==> flow/design.v <==
module kalman_filter(
input				rst_n,
input		[18:0]	data_in,
input				en,			 
output	reg	[18:0]	data_out
);
parameter	Q	= 19'd6;		 
parameter	R	= 19'd65;
reg	[18:0]	P		= 19'd0;
reg	[18:0]	LastP	= 19'd0;
reg	[15:0]	Kg		= 16'd0;	 
reg	[18:0]	LastOut	= 19'd0;
always @(posedge en or negedge rst_n) begin
	if(~rst_n)begin
		P		= 19'd0;
		LastP	= 19'd0;
		Kg		= 16'd0;
		LastOut	= 19'd0;
	end
	else begin
		P			= LastP + Q;	 
		Kg			= (P<<16) / (P + R);
		data_out	= (data_in>LastOut)?
					   LastOut + ((Kg * (data_in - LastOut))>>16):
					   LastOut - ((Kg * (LastOut - data_in))>>16);
		LastP		= ((16'd65535 - Kg) * P)>>16;
		LastOut		= data_out;
	end
end
endmodule
# --- Reports on kalman_filter ---
# What the tools print for kalman_filter, step after step.
# Lines are those of the file above, counted from 1.
# Library cell names are shortened.
setup:
  design: "kalman_filter"
  clock: "en"
  library: "sky130hd"
  pvt_corner: "tt_025C_1v80"

# --- Word-level counts ---
# Counts by Yosys on the flattened word-level netlist (proc, flatten, opt, wreduce; memories kept). Register bits leave out memories and registers merged into their read ports (data or address); mux counts leave out enables and synchronous resets folded into registers. Print and check cells are left out. Cells with the same type and inputs are merged into one.
bits:
  word_cells: 16
  latchBits: 0
  input_bits: 21
  mem_bits_ro: 0
  out_inout_bits: 19
  clocked_rd_ports_x_width: 0
  n_memories: 0
  ram_bits: 0
  ff_bits: 41
classes:
  shifts: 0
  eq_ne: 0
  reduce_and_logical: 0
  div_mod_pow: 1
  logic: 0
  compare: 1
  n_mux: 1
  addsub: 7
  n_mul: 3
ops:
  columns: ["op", "n"]
  rows:
  - ["16-bit by 19-bit multiplier with 19-bit output", 2]
  - ["19-bit by 19-bit divider with 19-bit output", 1]
  - ["19-bit by 4-bit multiplier with 19-bit output", 1]
  - ["19-bit subtractor", 2]
  - ["19-bit > comparator", 1]
  - ["19-bit by 3-bit adder with 19-bit output", 1]
  - ["19-bit by 3-bit subtractor with 19-bit output", 1]
  - ["19-bit 2-to-1 mux", 1]
  - ["16-bit by 16-bit subtractor with 17-bit output (first input constant)", 1]
  - ["4-bit by 7-bit adder with 8-bit output (second input constant)", 1]
  - ["3-bit by 3-bit adder with 4-bit output (second input constant)", 1]

# --- Logic depth ---
# Yosys ltp: most cells in a row. Word level: on the elaborated netlist, between registers, memories and ports. Mapped: between sequential cells and ports; inverters and the memories' decode and read muxes count.
depth:
  depth_word: 6
  ABC_AREA: 1
  mapped_depth: 190
  depth_no_buf: 177

# --- After synthesis ---
# The flow's flattened synthesis, as Yosys stat reports it; memories are mapped. The netlist is that of the ABC_AREA named above (0 if unset); the other value can give another one.
# The area totals of this step are shown rounded.
types:
  columns: ["cell", "n", "area_total_um2"]
  rows:
  - ["fa_1", 240, 4.8E+03]
  - ["ha_1", 228, 2.85E+03]
  - ["nand2_1", 752, 2.82E+03]
  - ["inv_1", 645, 2.42E+03]
  - ["nor2_1", 283, 1.06E+03]
  - ["nand3_1", 174, 870.835]
  - ["xor2_1", 97, 849.565]
  - ["edfxtp_1", 19, 570.547]
  - ["dfrtp_1", 22, 550.528]
  - ["a21oi_1", 100, 500.48]
  - ["xnor2_1", 54, 472.954]
  - ["o21ai_0", 67, 335.322]
  - ["nand2_2", 43, 269.008]
  - ["nand4_1", 38, 237.728]
  - ["nand3_2", 18, 180.173]
  - ["clkbuf_1", 43, 161.405]
  - ["buf_6", 13, 146.39]
  - ["nor2_2", 23, 143.888]
# Other cell types: 41; their cells: 208.
mapped:
  seq_area_um2: 1120
  flip_flops: 41
  buf_cells: 74
  area_um2: 20800
  cells: 3067

# --- Timing after synthesis ---
# Source: OpenSTA report_checks on the synthesized netlist (no wires, ideal clock, input and output delay 20% of the period each), path of least setup slack; recovery checks are left aside. Register names are those of the netlist, which keeps one name where synthesis merged equal registers.
synth_path:
  path_kind: "register to register"
  start: "reg LastP[1]"
  end: "reg data_out[17]"
  path_delay_ns: 25.418
  t_first_pin_ns: 0.000
  required_time_ns: 49.730
  n_path_buf: 13
  path_stages: 177
  arrival_ns: 25.148
  setup_ns: 0.270
  period_ns: 50.0
  slack_ns: 24.582
  synth_period_reached_ns: 25.418
# "path_delay_ns" = arrival - input delay + setup time.
# "path_stages": output pins that drive a net of the path, with the launching flip-flop's if there is one; two outputs of one cell count as two.
# "synth_period_reached_ns" is the clock period less the worst setup slack; recovery checks do not enter. This is arithmetic on one report: input and output delays are still those of the set period (20% each).
# Between the ends stands the longest chain of elaborated cells between them, by number of cells; it is not shown to be the way that was timed. Of several equally long chains one is given.
# A line is the first line of the expression or statement that the cell stems from. Yosys adds cells for indexed reads and writes and turns some case tables into memories.
synth_between:
  cell_sequence: "dfrtp_1 > inv_1 > clkbuf_1 > ha_1 > clkbuf_1 > nand2_1 > ha_1 > nand2_1 > nand2_2 > inv_2 > clkbuf_1 > nor2_1 > ha_1 > nand3_1 > nand3_1 > nand3_1 > nor2_1 > nand4_4 > [... 141 more ...] > ha_1 > a21oi_1 > nand2_1 > a21oi_1 > inv_1 > a21oi_1 > o21ai_0 > nand3_1 > nand2_1 > a21oi_1 > inv_1 > a21oi_1 > o21ai_0 > nand3_1 > nand2_1 > a21oi_1 > o21ai_0 > xor2_1"
  elab_chain_cells: 6
  cone_cells: 8
  cone_classes: "4 x add/sub; 2 x mul; 1 x div; 1 x mux"
synth_rtl:
  columns: ["element", "line_no", "source"]
  rows:
  - ["start: declaration", 10, "reg [18:0] LastP = 19'd0;"]
  - ["start: assignment", 16, "LastP = 19'd0;"]
  - ["start: assignment", 26, "LastP = ((16'd65535 - Kg) * P)>>16;"]
  - ["3-bit by 3-bit adder with 4-bit output", 21, "P = LastP + Q;"]
  - ["4-bit by 7-bit adder with 8-bit output", 22, "Kg = (P<<16) / (P + R);"]
  - ["19-bit by 19-bit divider with 19-bit output", 22, null]
  - ["16-bit by 19-bit multiplier with 19-bit output", 25, "LastOut - ((Kg * (LastOut - data_in))>>16);"]
  - ["19-bit by 3-bit subtractor with 19-bit output", 25, null]
  - ["19-bit 2-to-1 mux", 23, "data_out = (data_in>LastOut)?"]
  - ["end: assignment", 23, null]
  - ["end: declaration", 5, "output reg [18:0] data_out"]

# --- Timing after layout ---
# Path of least setup slack in the final report of run 1 (OpenROAD, finished layout, wires in). Where an end is a register, its clock arrival counts in the times.
layout_path:
  path_kind: "register to register"
  start: "reg LastP[1]"
  end: "reg data_out[17]"
  slack_ns: 1.63
  t_first_pin_ns: 0.29
  required_time_ns: 25.93
  n_path_buf: 5
  arrival_ns: 24.30
  path_stages: 164
  period_ns: 25.9
  setup_ns: 0.26
# Between the ends stands the longest chain of elaborated cells between them, by number of cells; it is not shown to be the way that was timed. Of several equally long chains one is given.
layout_between:
  cell_sequence: "dfrtp_1 > inv_2 > ha_2 > nand2_1 > ha_1 > nand2_1 > nand2_2 > inv_4 > buf_8 > a21oi_1 > ha_1 > nand3_1 > nor2_2 > nand4_4 > nand2_4 > inv_2 > nand2_1 > o21ai_0 > [... 128 more ...] > ha_4 > a21oi_1 > nand2_1 > a21oi_1 > inv_1 > a21oi_2 > o21ai_1 > nand3_1 > nand2_1 > a21oi_2 > inv_1 > a21oi_2 > o21ai_2 > nand3_1 > nand2_1 > a21oi_1 > o21ai_0 > xor2_1"
  elab_chain_cells: 6
  cone_cells: 8
  cone_classes: "4 x add/sub; 2 x mul; 1 x div; 1 x mux"
layout_rtl:
  columns: ["element", "line_no", "source"]
  rows:
  - ["start: declaration", 10, "reg [18:0] LastP = 19'd0;"]
  - ["start: assignment", 16, "LastP = 19'd0;"]
  - ["start: assignment", 26, "LastP = ((16'd65535 - Kg) * P)>>16;"]
  - ["3-bit by 3-bit adder with 4-bit output", 21, "P = LastP + Q;"]
  - ["4-bit by 7-bit adder with 8-bit output", 22, "Kg = (P<<16) / (P + R);"]
  - ["19-bit by 19-bit divider with 19-bit output", 22, null]
  - ["16-bit by 19-bit multiplier with 19-bit output", 25, "LastOut - ((Kg * (LastOut - data_in))>>16);"]
  - ["19-bit by 3-bit subtractor with 19-bit output", 25, null]
  - ["19-bit 2-to-1 mux", 23, "data_out = (data_in>LastOut)?"]
  - ["end: assignment", 23, null]
  - ["end: declaration", 5, "output reg [18:0] data_out"]

# Flow measurements of kalman_filter on sky130hd: 2 stored runs with different settings, listed in no order. Input and output delays are each 20% of the period that was set; the output load is 0.01 pF.
# By "period_less_ws_ns" is meant the clock period of the run minus its worst setup slack. This is arithmetic on one report: input and output delays are still those of the set period (20% each).
# "worst_path_time_ns" means the part of the period allowed to the worst setup path (the constraints hold back 20% at inputs and 20% at outputs) less its slack; where the path has registers, the arrival times of their clocks count too.
# Results are given in rounded form.
runs:
  - name: "run 1"
    settings:
      period_ns: 25.9
      CORE_UTILIZATION: 63
      PLACE_DENSITY_LB_ADDON: 0.01
      ABC_AREA: 1
      GPL_TIMING_DRIVEN: 1
      CTS_CLUSTER_SIZE: 65
      MIN_ROUTING_LAYER: "met1"
      CAP_MARGIN: 20
      CORE_MARGIN: 2
      SLEW_MARGIN: 20
    results:
      synthArea_um2: 20800
      final_die_area_um2: 34500
      post_route_stdcell_area_um2: 22600
      util_frac: 0.694
      setup_worst_slack_ns: 1.63
      tns_setup_ns: 0.000
      timing.hold.ws_ns: 0.686
      period_less_ws_ns: 24.270
      worst_path_time_ns: 24.27
      path_kind: "register to register"
  - name: "run 2"
    settings:
      period_ns: 34.0
      CORE_UTILIZATION: 42
      SETUP_SLACK_MARGIN: 1.32
      PLACE_DENSITY_LB_ADDON: 0.06
      CORE_MARGIN: 8
      CTS_CLUSTER_SIZE: 60
      SLEW_MARGIN: 5
      MIN_ROUTING_LAYER: "met1"
      CAP_MARGIN: 20
    results:
      synthArea_um2: 21100
      final_die_area_um2: 57600
      post_route_stdcell_area_um2: 23700
      util_frac: 0.475
      setup_worst_slack_ns: 3.02
      tns_setup_ns: 0.000
      timing.hold.ws_ns: 0.687
      period_less_ws_ns: 30.977
      worst_path_time_ns: 30.98
      path_kind: "register to register"
